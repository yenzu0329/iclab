==> flow/design.v <==
package usertype;
typedef enum logic  [3:0] { No_action  = 4'd0 ,    
                            Seed       = 4'd1 ,    
							Water      = 4'd3 ,    
						    Reap       = 4'd2 ,    
							Steal      = 4'd4 ,    
							Check_dep  = 4'd8      
							}  Action ;
typedef enum logic  [3:0] { No_Err            = 4'd0 ,    
                            Is_Empty          = 4'd1 ,    
							Not_Empty         = 4'd2 ,    
							Has_Grown         = 4'd3 ,    
						    Not_Grown         = 4'd4 	  
							}  Error_Msg ;
typedef enum logic  [3:0] { No_crop		 = 4'd0 ,
							Potato	     = 4'd1 ,
                            Corn	     = 4'd2 , 
							Tomato       = 4'd4 ,
						    Wheat        = 4'd8   
							}  Crop_cat ;
typedef logic [5:0]  Land;
typedef logic [11:0] Water_amnt;
typedef struct packed {
	Land  land_id, land_status;
	Crop_cat  crop_cat;
	Water_amnt water_amnt; 
} Land_Info; 
typedef union packed{ 
    Action       [2:0]d_act;
	Land         [1:0]d_id;
	Crop_cat     [2:0]d_cat;
	Water_amnt        d_amnt;
} DATA;
typedef enum logic [2:0] { AXI_IDLE =3'd0,
                           AXI_AW   =3'd1,
                           AXI_W    =3'd2,
                           AXI_B    =3'd3,
                           AXI_AR   =3'd4,
                           AXI_R    =3'd5
			 } AXI_STAGE;		
endpackage
import usertype::*;  
module QUEEN(
    clk,
    rst_n,
    in_valid,
    col,
    row,
    in_valid_num,
    in_num,
    out_valid,
    out,
    );
input               clk, rst_n, in_valid,in_valid_num;
input       [3:0]   col,row;
input       [2:0]   in_num;
output reg          out_valid;
output reg  [3:0]   out;
parameter IDLE  = 3'b000;
parameter IN    = 3'b001;
parameter PUSH  = 3'b010;
parameter POP   = 3'b011;	
parameter OUT   = 3'b100;
reg [2:0]   current_state;
reg [3:0]   counter;
reg [3:0]   stack      [11:0];
reg [2:0]   next_state;
reg [3:0]   next_counter;
reg [3:0]   next_stack [11:0];
reg [3:0]   in_col;
reg [3:0]   in_row;
reg         pop;
reg         full;
reg [3:0]   x_num;
reg [11:0]  x_filter;
reg [11:0]  x_postfix_or;
reg [11:0]  x_next;
reg [3:0]   x_next_num;
reg [11:0]  x_prev;
reg [3:0]   x_prev_num;
reg [3:0]   x_footprint;
reg [3:0]   next_x_footprint;
reg [4:0]   row_plus_col;
reg [4:0]   row_min_col;
reg [11:0]  y;
reg [3:0]   y_num;
reg [11:0]  y_footprint;
reg [11:0]  y_filter;
reg [11:0]  x_plus_y_filter;
reg [11:0]  x_min_y_filter;
reg [22:0]  x_plus_y;
reg [22:0]  x_min_y;
reg [11:0]  next_y_footprint;
reg [11:0]  next_y_filter;
reg [22:0]  next_x_plus_y;
reg [22:0]  next_x_min_y;
always @(posedge clk, negedge rst_n) begin
    if(!rst_n)  current_state <= IDLE;
    else        current_state <= next_state;
end
always @(*) begin
    next_state = current_state;
    case(current_state)
        IDLE:
            if(in_valid)        next_state = IN;
        IN:     
            if(!in_valid)       next_state = PUSH;
        PUSH:   
            if (full)           next_state = OUT;
            else if(pop)        next_state = POP;
        POP:    
            if(!pop)            next_state = PUSH;
        OUT: 
            if(counter >= 11)   next_state = IDLE;
    endcase
end
always @(posedge clk) begin
    in_col <= col;
    in_row <= row;
end
always @(posedge clk) begin
    if(next_state == IDLE)       x_filter <= 0;
    else if(next_state == IN)    x_filter <= x_filter | (1 << col);
    else                         x_filter <= x_filter;
end
always @(posedge clk) begin
    y_filter <= next_y_filter;
    x_plus_y <= next_x_plus_y;
    x_min_y  <= next_x_min_y;
end
always @(posedge clk) begin
    if(~next_state[1]) begin  
        y_footprint  <= 0;
        x_footprint  <= 0;
    end
    else begin
        y_footprint  <= next_y_footprint;
        x_footprint  <= next_x_footprint;
    end
end
reg [3:0]  sel_col, sel_row;
reg [11:0] sel_col_decoder;
always @(*) begin
    sel_row = (current_state[1]) ? y_num : in_row;
    sel_col = (current_state[1]) ? x_num : in_col;
    row_plus_col = sel_row + sel_col;
    row_min_col  = sel_row - sel_col + 11;
end
always @(*) begin
    sel_col_decoder = 12'b0;
    case(sel_row)
        0 : sel_col_decoder[0]  = 1;
        1 : sel_col_decoder[1]  = 1;
        2 : sel_col_decoder[2]  = 1;
        3 : sel_col_decoder[3]  = 1;
        4 : sel_col_decoder[4]  = 1;
        5 : sel_col_decoder[5]  = 1;
        6 : sel_col_decoder[6]  = 1;
        7 : sel_col_decoder[7]  = 1;
        8 : sel_col_decoder[8]  = 1;
        9 : sel_col_decoder[9]  = 1;
        10: sel_col_decoder[10] = 1;
        11: sel_col_decoder[11] = 1;
    endcase
end
always @(*) begin
    next_y_filter = y_filter;
    next_x_plus_y = x_plus_y;
    next_x_min_y  = x_min_y;
    case(current_state[1:0])
        IDLE: begin
            next_y_filter = 0;
            next_x_plus_y = 0;
            next_x_min_y  = 0;
        end
        IN: begin
            next_y_filter = y_filter | sel_col_decoder;
            next_x_plus_y = x_plus_y | (1 << row_plus_col);
            next_x_min_y  = x_min_y  | (1 << row_min_col);
        end
        PUSH: begin
            if (!pop) begin
                next_y_filter = y_filter | sel_col_decoder;
                next_x_plus_y = x_plus_y | (1 << row_plus_col);
                next_x_min_y  = x_min_y  | (1 << row_min_col);
            end
        end
        POP: begin
            next_y_filter = y_filter & ~sel_col_decoder;
            next_x_plus_y = x_plus_y & ~(1 << row_plus_col);
            next_x_min_y  = x_min_y  & ~(1 << row_min_col);
        end
    endcase
end
always @(*) begin
    next_x_footprint = x_footprint;
    next_y_footprint = y_footprint;
    if(current_state == POP && !pop) begin
        next_x_footprint = x_num;
        next_y_footprint = ~(12'hFFF << (stack[x_num]+1));
    end
end
always @(*) begin
    x_plus_y_filter = 12'dx;
    case(x_num)
        0 : x_plus_y_filter = x_plus_y[11:0];
        1 : x_plus_y_filter = x_plus_y[12:1];
        2 : x_plus_y_filter = x_plus_y[13:2];
        3 : x_plus_y_filter = x_plus_y[14:3];
        4 : x_plus_y_filter = x_plus_y[15:4];
        5 : x_plus_y_filter = x_plus_y[16:5];
        6 : x_plus_y_filter = x_plus_y[17:6];
        7 : x_plus_y_filter = x_plus_y[18:7];
        8 : x_plus_y_filter = x_plus_y[19:8];
        9 : x_plus_y_filter = x_plus_y[20:9];
        10: x_plus_y_filter = x_plus_y[21:10];
        11: x_plus_y_filter = x_plus_y[22:11];
    endcase
end
always @(*) begin
    x_min_y_filter = 12'dx;
    case(x_num)
        0 : x_min_y_filter = x_min_y[22:11];
        1 : x_min_y_filter = x_min_y[21:10];
        2 : x_min_y_filter = x_min_y[20:9];
        3 : x_min_y_filter = x_min_y[19:8];
        4 : x_min_y_filter = x_min_y[18:7];
        5 : x_min_y_filter = x_min_y[17:6];
        6 : x_min_y_filter = x_min_y[16:5];
        7 : x_min_y_filter = x_min_y[15:4];
        8 : x_min_y_filter = x_min_y[14:3];
        9 : x_min_y_filter = x_min_y[13:2];
        10: x_min_y_filter = x_min_y[12:1];
        11: x_min_y_filter = x_min_y[11:0];
    endcase
end
always @(*) begin 
    if(x_footprint == x_num)    y = y_filter | x_plus_y_filter | x_min_y_filter | y_footprint;
    else                        y = y_filter | x_plus_y_filter | x_min_y_filter;
    y_num = stack[x_num];
    if(current_state == PUSH) begin
        if     (y[0] == 0)    y_num = 0;
        else if(y[1] == 0)    y_num = 1;
        else if(y[2] == 0)    y_num = 2;
        else if(y[3] == 0)    y_num = 3;
        else if(y[4] == 0)    y_num = 4;
        else if(y[5] == 0)    y_num = 5;
        else if(y[6] == 0)    y_num = 6;
        else if(y[7] == 0)    y_num = 7;
        else if(y[8] == 0)    y_num = 8;
        else if(y[9] == 0)    y_num = 9;
        else if(y[10] == 0)   y_num = 10;
        else if(y[11] == 0)   y_num = 11;
    end
end
always @(posedge clk, negedge rst_n) begin
    if(!rst_n) begin
        out_valid <= 0;
        out <= 0;
    end
    else begin
        if (next_state == OUT) begin
            out_valid <= 1;
            out <= stack[next_counter];
        end
        else begin
            out_valid <= 0;
            out <= 0;
        end
    end
end
always @(*) begin
    full = (x_num > 11) ? 1 : 0;
    pop = &y;
end
always @(posedge clk) begin
    stack[0]  <= next_stack[0];
    stack[1]  <= next_stack[1];
    stack[2]  <= next_stack[2];
    stack[3]  <= next_stack[3];
    stack[4]  <= next_stack[4];
    stack[5]  <= next_stack[5];
    stack[6]  <= next_stack[6];
    stack[7]  <= next_stack[7];
    stack[8]  <= next_stack[8];
    stack[9]  <= next_stack[9];
    stack[10] <= next_stack[10];
    stack[11] <= next_stack[11];
end
always @(*) begin
    next_stack[0]  = stack[0];
    next_stack[1]  = stack[1];
    next_stack[2]  = stack[2];
    next_stack[3]  = stack[3];
    next_stack[4]  = stack[4];
    next_stack[5]  = stack[5];
    next_stack[6]  = stack[6];
    next_stack[7]  = stack[7];
    next_stack[8]  = stack[8];
    next_stack[9]  = stack[9];
    next_stack[10] = stack[10];
    next_stack[11] = stack[11];
    case(current_state)
        IDLE: begin
            next_stack[0]  = 4'bx;
            next_stack[1]  = 4'bx;
            next_stack[2]  = 4'bx;
            next_stack[3]  = 4'bx;
            next_stack[4]  = 4'bx;
            next_stack[5]  = 4'bx;
            next_stack[6]  = 4'bx;
            next_stack[7]  = 4'bx;
            next_stack[8]  = 4'bx;
            next_stack[9]  = 4'bx;
            next_stack[10] = 4'bx;
            next_stack[11] = 4'bx;
        end
        IN:         next_stack[in_col] = in_row;
        PUSH:       next_stack[x_num] = y_num;
    endcase
end
always @(posedge clk) begin
    counter <= next_counter;
end
always @(*) begin
    next_counter = counter + 1;
    case(current_state)
        IDLE:
            if(in_valid)    next_counter = x_next_num;
        IN:
            if(!in_valid)   next_counter = x_next_num;
        PUSH:
            if(full)        next_counter = 0;
            else if(pop)    next_counter = x_prev_num;
            else            next_counter = x_next_num;
        POP:    
            if(!pop)        next_counter = counter;
            else            next_counter = x_prev_num;
    endcase
end
always @(*) begin
    x_num = counter;
end
always @(*) begin
    if(~current_state[1])   x_postfix_or = 12'b000000000000;
    else                    x_postfix_or = ~(12'hFFF << (x_num+1));
end
always @(*) begin
    x_next = x_postfix_or | x_filter;
    x_prev = (~(x_postfix_or >> 1)) | x_filter;
    if     (x_next[0] == 0)    x_next_num = 0;
    else if(x_next[1] == 0)    x_next_num = 1;
    else if(x_next[2] == 0)    x_next_num = 2;
    else if(x_next[3] == 0)    x_next_num = 3;
    else if(x_next[4] == 0)    x_next_num = 4;
    else if(x_next[5] == 0)    x_next_num = 5;
    else if(x_next[6] == 0)    x_next_num = 6;
    else if(x_next[7] == 0)    x_next_num = 7;
    else if(x_next[8] == 0)    x_next_num = 8;
    else if(x_next[9] == 0)    x_next_num = 9;
    else if(x_next[10] == 0)   x_next_num = 10;
    else if(x_next[11] == 0)   x_next_num = 11;
    else                       x_next_num = 12;
    if     (x_prev[11] == 0)   x_prev_num = 11;
    else if(x_prev[10] == 0)   x_prev_num = 10;
    else if(x_prev[9] == 0)    x_prev_num = 9;
    else if(x_prev[8] == 0)    x_prev_num = 8;
    else if(x_prev[7] == 0)    x_prev_num = 7;
    else if(x_prev[6] == 0)    x_prev_num = 6;
    else if(x_prev[5] == 0)    x_prev_num = 5;
    else if(x_prev[4] == 0)    x_prev_num = 4;
    else if(x_prev[3] == 0)    x_prev_num = 3;
    else if(x_prev[2] == 0)    x_prev_num = 2;
    else if(x_prev[1] == 0)    x_prev_num = 1;
    else                       x_prev_num = 0;
end
endmodule 
Tool chain data of QUEEN --
Tool output for the design above, in the order of the flow. Line numbers count from 1 in the design file above. Library cell names are shortened. Not given: -
Set-up: top module QUEEN, clock port clk, library sky130hd, corner tt_025C_1v80

Word level --
Source: Yosys, flattened and elaborated. Widths are those after wreduce. Registers that Yosys merges into a memory's read port (data or address) are not register bits. Print and check cells do not count. Equal cells are merged and count once. Yosys's memory passes give these memory sizes; they may raise the number of words (mostly to a power of two), join words into wider ones and drop unused or constant bits.
Bit counts: flip-flop bits (word level) 154, bits in read-only memories 192, memory cells 1, output and inout port bits 5, cells after elaboration 248
Memory list:
- (name not given) | depth 16, bits a word 12, rd ports 1, write ports 0, line 151 | case(sel_row)
Cells by class: add/subtract/negate cells 5, $lt $le $gt $ge 2, eq/ne operators 68, shift operators 5, multiplexer cells 103, bitwise logic cells 18, reductions and logical operators 22
Operators with widths (number):
- 12-bit case mux with 12-bit select | 2
- 4-bit 2-to-1 mux | 58
- 23-bit case mux with 4-bit select | 2
- 4-bit case mux with 2-bit select | 12
- 4-bit case mux with 12-bit select | 2
- 12-bit OR | 7
- 2-bit != test (second input constant) | 25
- 4-bit by 3-bit == test with 1-bit output (second input constant) | 12
- 4-bit == test (second input constant) | 12
- 12-bit case mux with 4-bit select | 1
- 1-bit by 5-bit << shifter with 23-bit output (first input constant) | 2
- 23-bit AND | 2
- 23-bit OR | 2
- 23-bit inverter | 2
- 23-bit 2-to-1 mux | 2
- 3-bit 2-to-1 mux | 14
- 12-bit inverter | 3
- 3-bit AND reduction | 12
- 12-bit 2-to-1 mux | 3
- 12-bit by 5-bit << shifter with 12-bit output (first input constant) | 2
- 4-bit by 2-bit == test with 1-bit output (second input constant) | 6
- 4-bit case mux with 4-bit select | 1
- 3-bit case mux with 5-bit select | 1
- 1-bit by 4-bit << shifter with 12-bit output (first input constant) | 1
- 11-bit inverter with 12-bit output | 1
- 12-bit AND | 1
- 12-bit AND reduction | 1
- 4-bit by 1-bit == test with 1-bit output (second input constant) | 3
Not listed: further kinds 20, cells in them 31.

Depth --
Yosys ltp: most cells in a row. Word level: on the elaborated netlist, between registers, memories and ports. Mapped: between sequential cells and ports; inverters and the memories' decode and read muxes count.
Logic depth: depth in word-level cells 26, ABC_AREA 0, gate-level depth with buffers 27, mapped depth without buffers 22

Synthesis result --
Yosys stat after the flow's synthesis: flattened, memories mapped to cells. It holds for the ABC_AREA given above (unset counts as 0); a run with the other value may have another netlist. Totals and module areas in this step are rounded.
Cell types:
- edfxtp_1 | number 106, area in all 3.18E+03 um^2
- a21oi_1 | number 164, area in all 820.787 um^2
- dfxtp_1 | number 40, area in all 800.768 um^2
- nor2_1 | number 142, area in all 533.011 um^2
- nand2_1 | number 116, area in all 435.418 um^2
- ha_1 | number 31, area in all 387.872 um^2
- nor3_1 | number 74, area in all 370.355 um^2
- o211ai_1 | number 43, area in all 322.81 um^2
- o21ai_0 | number 59, area in all 295.283 um^2
- mux2i_1 | number 25, area in all 250.24 um^2
- clkbuf_1 | number 66, area in all 247.738 um^2
- dfrtp_1 | number 8, area in all 200.192 um^2
- a31oi_1 | number 27, area in all 168.912 um^2
- inv_1 | number 41, area in all 153.898 um^2
- a22oi_1 | number 19, area in all 142.637 um^2
- nor2b_1 | number 22, area in all 137.632 um^2
- o22ai_1 | number 20, area in all 125.12 um^2
- nand3_1 | number 23, area in all 115.11 um^2
Other cell types: 82; their cells: 301.
Synthesis totals: cell count 1327, mapped area 11200 um^2, sequential area 4180 um^2, flip-flop cells 154

Timing after synthesis --
OpenSTA on the mapped netlist: ideal clock, no wires. The path of least setup slack (recovery checks aside). Input and output delay are each 20% of the period. Register names are those of the netlist, which keeps one name where synthesis merged equal registers.
Timing post-synthesis: kind reg-to-reg, start register counter[3], end register x_min_y[14], clock period 8.7 ns, library setup time 0.270 ns, launch time at the first pin 0.000 ns, arrival time 4.864 ns, required time 8.430 ns, setup slack 3.566 ns, delay of the path 5.134 ns, stages on the path 27, buffers on the path 6, synthesis period reached 5.134 ns
"delay of the path" is the arrival time less input delay plus setup time. "stages on the path": output pins that drive a net of the path, with the launching flip-flop's if there is one; two outputs of one cell count as two. "synthesis period reached" = period - worst setup slack (recovery checks aside). The figure is calculated, with input and output delays left at 20% of the set period. The rows between start and end are the longest chain of elaborated cells between them; the timing report does not say that the signal goes this way. Where chains are equally long, one stands for them. A line is the first line of the expression or statement that the cell stems from. Yosys adds cells for indexed reads and writes and turns some case tables into memories. The path ends at the data pin of a flip-flop with enable; ways to the enable are not counted.
On the way, post-synthesis: path through dfxtp_1 -> clkbuf_2 -> inv_1 -> ha_1 -> buf_2 -> buf_2 -> and2_1 -> a222oi_1 -> nand3_1 -> o22ai_1 -> o211a_1 -> o21a_1 -> o21ai_1 -> a221oi_2 -> nor2_1 -> buf_2 -> ha_1 -> ha_1 -> inv_1 -> fa_1 -> xnor2_1 -> nor2b_1 -> clkbuf_1 -> clkbuf_1 -> nand2_1 -> a21oi_1 -> nor3_1, length of the longest elaborated chain 26, elaborated cells between the ends (all ways) 44, classes of those cells add/sub: 2; eq/ne: 12; shift: 1; mux: 21; logic: 6; reduce/logical: 2
Ends and longest elaborated chain, post-synthesis:
- start, declared | line 65 | reg [3:0]   counter;
- start, assigned | line 323 | counter <= next_counter;
- 4-bit == test | line 205 | case(x_num)
- 12-bit case mux with 12-bit select | line 205
- 12-bit OR x3 | line 238 | if(x_footprint == x_num)    y = y_filter | x_plus_y_filter | x_min_y_filter | y_footprint;
- 12-bit 2-to-1 mux | line 238
- 4-bit 2-to-1 mux | line 253 | else if(y[11] == 0)   y_num = 11;
- 4-bit 2-to-1 mux | line 252 | else if(y[10] == 0)   y_num = 10;
- 4-bit 2-to-1 mux | line 251 | else if(y[9] == 0)    y_num = 9;
- [... 10 more ...]
- 4-bit 2-to-1 mux | line 144 | sel_row = (current_state[1]) ? y_num : in_row;
- 4-bit by 4-bit subtractor with 5-bit output | line 147 | row_min_col  = sel_row - sel_col + 11;
- 5-bit adder | line 147
- 1-bit by 5-bit << shifter with 23-bit output | line 191 | next_x_min_y  = x_min_y  & ~(1 << row_min_col);
- 23-bit inverter | line 191
- 23-bit AND | line 191
- 23-bit case mux with 4-bit select | line 170 | case(current_state[1:0])
- end, assigned | line 129 | x_min_y  <= next_x_min_y;
- end, declared | line 92 | reg [22:0]  x_min_y;

Path in the finished layout --
From the final timing report of flow run 1: the path of least setup slack in the routed layout; clock arrival at registers is part of the times.
Timing after layout: kind reg-to-reg, start register counter[1], end register x_min_y[16], clock period 3.46 ns, library setup time 0.27 ns, launch time at the first pin 0.46 ns, arrival time 5.21 ns, required time 3.64 ns, setup slack -1.56 ns, stages on the path 21, buffers on the path 5
The rows between start and end are the longest chain of elaborated cells between them; the timing report does not say that the signal goes this way. Where chains are equally long, one stands for them. The path ends at the data pin of a flip-flop with enable; ways to the enable are not counted.
On the way, after layout: path through dfxtp_4 -> inv_4 -> ha_4 -> buf_6 -> o31ai_4 -> nand2b_1 -> buf_4 -> buf_4 -> mux2i_1 -> buf_4 -> o311ai_4 -> nand4_1 -> a31oi_4 -> inv_2 -> ha_4 -> buf_4 -> fa_2 -> nor3b_4 -> nand2_1 -> a21oi_2 -> nor3_2, length of the longest elaborated chain 26, elaborated cells between the ends (all ways) 44, classes of those cells add/sub: 2; eq/ne: 12; shift: 1; mux: 21; logic: 6; reduce/logical: 2
Ends and longest elaborated chain, after layout:
- start, declared | line 65 | reg [3:0]   counter;
- start, assigned | line 323 | counter <= next_counter;
- 4-bit == test | line 205 | case(x_num)
- 12-bit case mux with 12-bit select | line 205
- 12-bit OR x3 | line 238 | if(x_footprint == x_num)    y = y_filter | x_plus_y_filter | x_min_y_filter | y_footprint;
- 12-bit 2-to-1 mux | line 238
- 4-bit 2-to-1 mux | line 253 | else if(y[11] == 0)   y_num = 11;
- 4-bit 2-to-1 mux | line 252 | else if(y[10] == 0)   y_num = 10;
- 4-bit 2-to-1 mux | line 251 | else if(y[9] == 0)    y_num = 9;
- [... 10 more ...]
- 4-bit 2-to-1 mux | line 144 | sel_row = (current_state[1]) ? y_num : in_row;
- 4-bit by 4-bit subtractor with 5-bit output | line 147 | row_min_col  = sel_row - sel_col + 11;
- 5-bit adder | line 147
- 1-bit by 5-bit << shifter with 23-bit output | line 191 | next_x_min_y  = x_min_y  & ~(1 << row_min_col);
- 23-bit inverter | line 191
- 23-bit AND | line 191
- 23-bit case mux with 4-bit select | line 170 | case(current_state[1:0])
- end, assigned | line 129 | x_min_y  <= next_x_min_y;
- end, declared | line 92 | reg [22:0]  x_min_y;

# Flow runs of QUEEN

Record of 2 stored runs of the RTL-to-layout flow on QUEEN, platform sky130hd. The runs are unordered. Constraints: input delay and output delay 20% of the set period each, output load 0.01 pF.
By "achieved period" is meant the clock period of the run minus its worst setup slack. This is arithmetic on one report: input and output delays are still those of the set period (20% each).
The measured numbers are rounded.

[flow run 1] flow files
==> flow/run.sh <==
#!/bin/bash
# the make line also repeats the synthesis and layout settings of config.mk as NAME=value (left out here)
make -C /OpenROAD-flow-scripts/flow DESIGN_CONFIG=/design/flow/config.mk WORK_HOME=/design/flow/orfs CLKGATE_MAP_FILE= finish
==> flow/config.mk <==
export PLATFORM = sky130hd
export DESIGN_NAME = QUEEN
export DESIGN_NICKNAME = QUEEN
export VERILOG_FILES = /design/flow/design.v
export SDC_FILE = /design/flow/constraint.sdc
export NUM_CORES = 4
export LEC_CHECK = 0
export CAP_MARGIN = 0
export CELL_PAD_IN_SITES_DETAIL_PLACEMENT = 2
export CELL_PAD_IN_SITES_GLOBAL_PLACEMENT = 2
export CORE_MARGIN = 2
export CORE_UTILIZATION = 29
export PLACE_DENSITY_LB_ADDON = 0.2
export SETUP_SLACK_MARGIN = -0.29
export SLEW_MARGIN = 20
export TNS_END_PERCENT = 70
==> flow/constraint.sdc <==
create_clock -name core_clock -period 3.46 [get_ports {clk}]
set_input_delay 0.6920 -clock core_clock [delete_from_list [all_inputs] [get_ports {clk}]]
set_output_delay 0.6920 -clock core_clock [all_outputs]
set_load 0.01 [all_outputs]

[flow run 1] result: overall die area 40000 um^2; utilization after routing 0.451; worst hold slack 0.456 ns; achieved period 5.022 ns; setup slack of the worst path -1.56 ns; netlist area reported by Yosys 11200 um^2

[flow run 2] flow files
==> flow/run.sh <==
#!/bin/bash
# the make line also repeats the synthesis and layout settings of config.mk as NAME=value (left out here)
make -C /OpenROAD-flow-scripts/flow DESIGN_CONFIG=/design/flow/config.mk WORK_HOME=/design/flow/orfs CLKGATE_MAP_FILE= finish
==> flow/config.mk <==
export PLATFORM = sky130hd
export DESIGN_NAME = QUEEN
export DESIGN_NICKNAME = QUEEN
export VERILOG_FILES = /design/flow/design.v
export SDC_FILE = /design/flow/constraint.sdc
export NUM_CORES = 4
export LEC_CHECK = 0
export CAP_MARGIN = 20
export CELL_PAD_IN_SITES_GLOBAL_PLACEMENT = 2
export CORE_MARGIN = 4
export CORE_UTILIZATION = 72
export CTS_CLUSTER_DIAMETER = 61
export CTS_CLUSTER_SIZE = 35
export GPL_ROUTABILITY_DRIVEN = 1
export GPL_TIMING_DRIVEN = 0
export HOLD_SLACK_MARGIN = 0.22
export MAX_ROUTING_LAYER = met5
export PLACE_DENSITY_LB_ADDON = 0.25
export SETUP_SLACK_MARGIN = 2.0
export SLEW_MARGIN = 20
==> flow/constraint.sdc <==
create_clock -name core_clock -period 8.45 [get_ports {clk}]
set_input_delay 1.6900 -clock core_clock [delete_from_list [all_inputs] [get_ports {clk}]]
set_output_delay 1.6900 -clock core_clock [all_outputs]
set_load 0.01 [all_outputs]

[flow run 2] result: incomplete, placement halted on FLW-0024
