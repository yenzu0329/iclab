==> flow/design.v <==
package usertype;
typedef enum logic  [3:0] { No_action  = 4'd0 ,    
                            Seed       = 4'd1 ,    
							Water      = 4'd3 ,    
						    Reap       = 4'd2 ,    
							Steal      = 4'd4 ,    
							Check_dep  = 4'd8      
							}  Action ;
typedef enum logic  [3:0] { No_Err            = 4'd0 ,    
                            Is_Empty          = 4'd1 ,    
							Not_Empty         = 4'd2 ,    
							Has_Grown         = 4'd3 ,    
						    Not_Grown         = 4'd4 	  
							}  Error_Msg ;
typedef enum logic  [3:0] { No_crop		 = 4'd0 ,
							Potato	     = 4'd1 ,
                            Corn	     = 4'd2 , 
							Tomato       = 4'd4 ,
						    Wheat        = 4'd8   
							}  Crop_cat ;
typedef logic [5:0]  Land;
typedef logic [11:0] Water_amnt;
typedef struct packed {
	Land  land_id, land_status;
	Crop_cat  crop_cat;
	Water_amnt water_amnt; 
} Land_Info; 
typedef union packed{ 
    Action       [2:0]d_act;
	Land         [1:0]d_id;
	Crop_cat     [2:0]d_cat;
	Water_amnt        d_amnt;
} DATA;
typedef enum logic [2:0] { AXI_IDLE =3'd0,
                           AXI_AW   =3'd1,
                           AXI_W    =3'd2,
                           AXI_B    =3'd3,
                           AXI_AR   =3'd4,
                           AXI_R    =3'd5
			 } AXI_STAGE;		
endpackage
import usertype::*;  
module SUBWAY(
    clk,
    rst_n,
    in_valid,
    init,
    in0,
    in1,
    in2,
    in3,
    out_valid,
    out
);
input clk, rst_n;
input in_valid;
input [1:0] init;
input [1:0] in0, in1, in2, in3; 
output reg       out_valid;
output reg [1:0] out;
parameter IDLE  = 2'b00;
parameter IN1   = 2'b01;
parameter IN2   = 2'b10;	
parameter OUT   = 2'b11;
reg [1:0]   curr_state, next_state;
reg [5:0]   counter, next_counter;
reg [2:0]   id, next_id;
reg [1:0]   move_info [55:0];
reg [1:0]   in_move_info_0;
reg [3:0]   map_info  [5:0];
reg [3:0]   low_obs_info  [5:0];
reg [3:0]   in_map_info_0;
reg [3:0]   in_map_info_1;
reg [3:0]   in_map_info_2;
reg [3:0]   in_map_info_3;
reg [3:0]   in_map_info_4;
reg [3:0]   in_map_info_5;
reg [3:0]   pos, next_pos;
reg [3:0]   is_obs;
reg [3:0]   train_pos;
reg         is_obs_1, is_obs_2;  
reg         change_flag;
reg [3:0]   filters[3:0];
reg [1:0]   i0, i1, i2, i3; 
always @(posedge clk, negedge rst_n) begin
    if(!rst_n)  curr_state <= IDLE;
    else        curr_state <= next_state;
end
always @(*) begin
    next_state = curr_state;
    case(curr_state)
        IDLE:   if(in_valid)        next_state = IN1;
        IN1:    if(counter >= 6)    next_state = IN2;
        IN2:    if(!in_valid)       next_state = OUT;
        OUT:    if(counter >= 62)   next_state = IDLE;
    endcase
end
always @(posedge clk) begin
    counter <= next_counter;
end
always @(*) begin
    next_counter = counter + 1;
    case(curr_state)
        IDLE:   if(in_valid)        next_counter = 0;
        IN2:    if(!in_valid)       next_counter = 0;
    endcase
end
always @(*) begin 
    id = counter[2:0];
    next_id = next_counter[2:0];
end
always @(posedge clk) begin
    if(next_state == OUT || next_state == IDLE) begin
        i0 <= 0;
        i1 <= 0;
        i2 <= 0;
        i3 <= 0;
    end
    else begin
        i0 <= in0;
        i1 <= in1;
        i2 <= in2;
        i3 <= in3;
    end
end
always @(posedge clk) begin
    is_obs <= {|i3, |i2, |i1, |i0};
    if(id == 6) begin
        is_obs_1 <= (i1 == 0) ? 0 : 1;
        is_obs_2 <= (i2 == 0) ? 0 : 1;
    end
    else begin
        is_obs_1 <= is_obs_1;
        is_obs_2 <= is_obs_2;
    end
end
always @(posedge clk) begin
    low_obs_info[0] <= {i3[0], i2[0], i1[0], i0[0]};
    low_obs_info[1] <= low_obs_info[0];
    low_obs_info[2] <= low_obs_info[1];
    low_obs_info[3] <= low_obs_info[2];
    low_obs_info[4] <= low_obs_info[3];
    low_obs_info[5] <= low_obs_info[4];
end
always @(posedge clk) begin
    map_info[0] <= in_map_info_0;
    map_info[1] <= in_map_info_1;
    map_info[2] <= in_map_info_2;
    map_info[3] <= in_map_info_3;
    map_info[4] <= in_map_info_4;
    map_info[5] <= in_map_info_5;
end
always @(*) begin
    if(curr_state == IDLE) 
        in_map_info_0 = 1 << init;
    else begin
        if(i0 == 'b00)         in_map_info_0[0] = map_info[0][0] | map_info[0][1];
        else if(i0 == 'b11)    in_map_info_0[0] = 0;
        else                   in_map_info_0[0] = map_info[0][0];
        if(i1 == 'b00)         in_map_info_0[1] = map_info[0][0] | map_info[0][1] | map_info[0][2];
        else if(i1 == 'b11)    in_map_info_0[1] = 0;
        else                   in_map_info_0[1] = map_info[0][1];
        if(i2 == 'b00)         in_map_info_0[2] = map_info[0][1] | map_info[0][2] | map_info[0][3];
        else if(i2 == 'b11)    in_map_info_0[2] = 0;
        else                   in_map_info_0[2] = map_info[0][2];
        if(i3 == 'b00)         in_map_info_0[3] = map_info[0][2] | map_info[0][3];
        else if(i3 == 'b11)    in_map_info_0[3] = 0;
        else                   in_map_info_0[3] = map_info[0][3];
    end
end
always @(*) begin
    in_map_info_1 = map_info[0] & (~is_obs);
    change_flag = ~(i3[0] & i2[0] & i1[0] & i0[0]);
    in_map_info_2 = (id == 2 && change_flag) ? {~i3[0], ~i2[0], ~i1[0], ~i0[0]} : map_info[1];
    train_pos = in_map_info_2;
    filters[0] = (train_pos[0]) ? 4'b0011 : 4'b0000;
    filters[1] = (train_pos[1]) ? 4'b0111 : 4'b0000;
    filters[2] = (train_pos[2]) ? 4'b1110 : 4'b0000;
    filters[3] = (train_pos[3]) ? 4'b1100 : 4'b0000;
    in_map_info_3 = (id == 2) ? (map_info[2] & (filters[0] | filters[1] | filters[2] | filters[3])) : map_info[2];
    if(id == 2) begin
        if(train_pos == 4'b0001)                    in_map_info_4 = {1'b0, map_info[3][2:0]};
        else if(train_pos == 4'b1000)               in_map_info_4 = {map_info[3][3:1], 1'b0};
        else                                        in_map_info_4 = map_info[3];
    end else                                        in_map_info_4 = map_info[3];
    if(id == 2) begin
        if(train_pos == 4'b0001 && is_obs_2)        in_map_info_5 = {1'b0, map_info[4][2:0]};
        else if(train_pos == 4'b1000 && is_obs_1)   in_map_info_5 = {map_info[4][3:1], 1'b0};
        else                                        in_map_info_5 = map_info[4];
    end else                                        in_map_info_5 = map_info[4];
end
always @(posedge clk) begin
    pos <= next_pos;
    move_info[0] <= in_move_info_0;
end
reg [3:0] move_forward;
reg [3:0] move_right;
reg [3:0] move_left;
reg [3:0] move_jump;
always @(*) begin
    move_forward  = map_info[5] & pos;
    move_right    = map_info[5] & (pos << 1);
    move_left     = map_info[5] & (pos >> 1);
    move_jump     = low_obs_info[5] & pos;
end
always @(*) begin
    next_pos = pos;
    in_move_info_0 = 'bx;
    case(curr_state)
        IDLE:   next_pos = 1 << init;
        IN1:    next_pos = pos;
        default: begin
            if(move_forward > 0) begin
                next_pos = pos;
                in_move_info_0 = 0;  
            end
            else if(move_right > 0) begin
                next_pos = pos << 1;
                in_move_info_0 = 1;  
            end
            else if(move_left > 0) begin
                next_pos = pos >> 1;
                in_move_info_0 = 2;  
            end
            else begin
                next_pos = pos;
                if(move_jump > 0)   in_move_info_0 = 3;  
                else                in_move_info_0 = 0;  
            end
        end
    endcase
end
genvar i;
generate
    for(i = 1; i <= 55; i = i+1) begin : shift_reg
        always @(posedge clk) begin
            move_info[i] <= move_info[i-1];
        end
    end
endgenerate
always @(posedge clk, negedge rst_n) begin
    if(!rst_n) begin
        out_valid <= 0;
        out <= 0;
    end
    else begin
        if (next_state == OUT) begin
            out_valid <= 1;
            out <= move_info[55];
        end
        else begin
            out_valid <= 0;
            out <= 0;
        end
    end
end
endmodule
* From RTL to reports: SUBWAY
What the tools print for SUBWAY, step after step. Lines are those of the file above, counted from 1. Cell names lack the library's common part. The mark n/a stands for no value.
Inputs: top SUBWAY, clock input clk, cell library sky130hd, timing corner tt_025C_1v80

* Word level
Source: Yosys, flattened and elaborated. Widths are those after wreduce. Registers that Yosys merges into a memory's read port (data or address) are not register bits. Print and check cells do not count. Equal cells are merged and count once.
Storage and ports: register bits after elaboration 189, bits in latches 0, bits in writable memories 0, memory bits (read-only) 0, word width x clocked read ports 0, memories 0, input bits 13, word-level cells 194
Cells by class: add/sub/neg operators 1, $mul 0, divide/modulo/power cells 0, order comparisons 6, equal/unequal tests 13, shifts and indexed selects 1, multiplexer cells 45, bitwise gates (word level) 24, reduce/logical cells 21
Operators by type and width (number):
- 4-bit 2-to-1 mux | 11
- 2-bit 2-to-1 mux | 11
- 4-bit AND | 5
- 1-bit 2-to-1 mux | 17
- 4-bit by 1-bit > comparator with 1-bit output (second input constant) | 4
- 3-bit nonzero test | 5
- 2-bit equality test (second input constant) | 7
- 2-bit logical NOT | 6
- 6-bit case mux with 2-bit select | 1
- 6-bit 2-to-1 mux | 2
- 2-bit OR reduction | 5
- 4-bit case mux with 2-bit select | 1
- 2-bit case mux with 4-bit select | 1
- 1-bit inverter | 6
- 6-bit by 1-bit adder with 6-bit output (second input constant) | 1
- 6-bit by 3-bit >= comparator with 1-bit output (second input constant) | 1
- 6-bit >= comparator (second input constant) | 1
- 1-bit bitwise OR | 5
- 2-bit by 2-bit << shifter with 4-bit output (first input constant) | 1
- 3-bit by 4-bit bitwise OR with 4-bit output | 1
- 4-bit by 1-bit equality test with 1-bit output (second input constant) | 1
- 4-bit by 3-bit AND with 4-bit output | 1
- 4-bit equality test (second input constant) | 1
- 4-bit bitwise OR | 1
- 4-bit inverter | 1
- 1-bit AND | 3
- 1-bit logical AND | 3
- 2-bit by 3-bit bitwise OR with 3-bit output | 1
Not listed: further kinds 7, cells in them 7.

* Longest topological paths
Depth = most cells in a row (Yosys ltp): at word level without a register or memory, in the mapped netlist without a sequential cell, where the memories' decode and read muxes count.
Logic depth: depth in word-level cells 12, ABC_AREA 0, mapped depth 7, depth with buffers taken out 7

* Netlist
The flow's flattened synthesis, as Yosys stat reports it; memories are mapped. The netlist is that of the ABC_AREA named above (0 if unset); the other value can give another one. The area totals of this step are shown rounded.
Cells by type:
- dfxtp_1 | number 174, area in all 3.48E+03 um^2
- edfxtp_1 | number 10, area in all 300.288 um^2
- dfrtp_1 | number 6, area in all 150.144 um^2
- o21ai_0 | number 14, area in all 70.067 um^2
- and2_1 | number 11, area in all 68.816 um^2
- xor2_1 | number 6, area in all 52.55 um^2
- nand2_1 | number 13, area in all 48.797 um^2
- nor2_1 | number 11, area in all 41.29 um^2
- a21boi_0 | number 5, area in all 37.536 um^2
- ha_1 | number 3, area in all 37.536 um^2
- nor2b_1 | number 5, area in all 31.28 um^2
- a21oi_1 | number 6, area in all 30.029 um^2
- nand3_1 | number 6, area in all 30.029 um^2
- nand3b_1 | number 4, area in all 30.029 um^2
- nor3_1 | number 6, area in all 30.029 um^2
- o31ai_1 | number 4, area in all 30.029 um^2
- dfstp_2 | number 1, area in all 26.275 um^2
- or2_2 | number 4, area in all 25.024 um^2
Not listed: further types 25, cells in them 48.
Synthesis totals: cell count 337, cell area after synthesis 4840 um^2, flip-flop cells 191, buffer cells 7

* Path before layout
Source: OpenSTA report_checks on the synthesized netlist (no wires, ideal clock, input and output delay 20% of the period each), path of least setup slack; recovery checks are left aside. Register names are those of the netlist, which keeps one name where synthesis merged equal registers.
Timing after synthesis: path kind register to register, start register counter[0], end register i3[1], clock period 3710 ps, time at the first pin 0 ps, arrival 1700 ps, data required time 3595 ps, setup slack 1895 ps, path delay 1815 ps, stages on the path 8, path buffers 0, synthesis period reached 1815 ps
"path delay" = arrival - input delay + setup time. "stages on the path" counts driving pins, that of a launching flip-flop among them; a cell with two outputs on the path counts twice. "synthesis period reached" is the clock period less the worst setup slack; recovery checks do not enter. This is arithmetic on one report: input and output delays are still those of the set period (20% each). The rows between start and end are the longest chain of elaborated cells between them; the timing report does not say that the signal goes this way. Where chains are equally long, one stands for them. Each line given opens the expression or statement behind the cell; cells for indexed reads and writes are added by Yosys, which also makes memories of some case tables.
Between the ends, after synthesis: cell sequence dfxtp_1 > inv_1 > ha_1 > o21ai_0 > a21boi_0 > or3_1 > ha_1 > and2_1, length of the longest elaborated chain 5, elaborated cells between the ends (all ways) 8
Ends and longest elaborated chain, after synthesis:
- start: declaration | line 66 | reg [5:0]   counter, next_counter;
- start: assignment | line 99 | counter <= next_counter;
- 6-bit >= comparator | line 95 | OUT:    if(counter >= 62)   next_state = IDLE;
- 2-bit 2-to-1 mux | line 95
- 2-bit case mux with 4-bit select | line 91 | case(curr_state)
- 2-bit equality test | line 113 | if(next_state == OUT || next_state == IDLE) begin
- 1-bit logical OR | line 113
- end: assignment | line 117 | i3 <= 0;
- end: assignment | line 123 | i3 <= in3;
- end: declaration | line 84 | reg [1:0]   i0, i1, i2, i3;

* Worst path after layout
Path of least setup slack in the final report of entry A (OpenROAD, finished layout, wires in). Where an end is a register, its clock arrival counts in the times. The report prints the path's times to 10 ps; the period is as set.
Timing after layout: path kind register to register, start register curr_state, end register pos[0], clock period 2540 ps, time at the first pin 410 ps, arrival 2080 ps, data required time 2590 ps, setup slack 500 ps, stages on the path 4, path buffers 1
Where an end lacks its bit number, it is one bit of the signal, or one of the new flip-flops if synthesis recoded a state register.
Between the ends, after layout: cell sequence dfstp_2 > clkbuf_1 > a21oi_1 > a311oi_1
Ends and longest elaborated chain, after layout:
- start: declaration | line 65 | reg [1:0]   curr_state, next_state;
- start: assignment | line 86 | if(!rst_n)  curr_state <= IDLE;
- start: assignment | line 87 | else        curr_state <= next_state;
- end: assignment | line 193 | pos <= next_pos;
- end: declaration | line 78 | reg [3:0]   pos, next_pos;
No chain of elaborated cells between the ends is given.

Flow measurements of SUBWAY on sky130hd: 2 stored runs with different settings, listed in no order. Input and output delays are each 20% of the period that was set; the output load is 0.01 pF.
"period reached" means the clock period less the worst setup slack. The figure is calculated, with input and output delays left at 20% of the set period.
"worst path time": the worst setup path's part of the clock period (all of it between registers, 20% less for each end at a port) less its slack. A launch clock that arrives late makes it longer, a capture clock that arrives late makes it shorter.
"power consumption" is the tool's figure for a default switching activity; nothing was simulated.
"worst path time" is given in steps of 10 ps.
Values from the reports are rounded here.

* Entry A | settings: period_ns 2.54; CORE_UTILIZATION 22; SETUP_SLACK_MARGIN 0.35; PLACE_DENSITY_LB_ADDON 0.14; CORE_ASPECT_RATIO 1.1; CORE_MARGIN 4; TNS_END_PERCENT 30; GPL_TIMING_DRIVEN 0; CTS_CLUSTER_SIZE 67; CAP_MARGIN 10; SLEW_MARGIN 20 | results: standard-cell area of the final layout 5920 um^2; worst path time 2040 ps; class of the worst setup path register to register; area of the synthesized netlist 4840 um^2; period reached 2035 ps; full die area 24400 um^2; worst setup slack after layout 505 ps; power consumption 8.11 mW
* Entry B | settings: period_ns 2.3; CORE_UTILIZATION 71; PLACE_DENSITY_LB_ADDON 0.04; CORE_MARGIN 9; TNS_END_PERCENT 35; ABC_AREA 1; GPL_TIMING_DRIVEN 1; GPL_ROUTABILITY_DRIVEN 0; CTS_CLUSTER_SIZE 82; CAP_MARGIN 40; MAX_ROUTING_LAYER met5; SLEW_MARGIN 20 | results: standard-cell area of the final layout 5720 um^2; worst path time 2030 ps; class of the worst setup path register to register; area of the synthesized netlist 4850 um^2; period reached 2032 ps; full die area 10100 um^2; worst setup slack after layout 268 ps; power consumption 9.27 mW
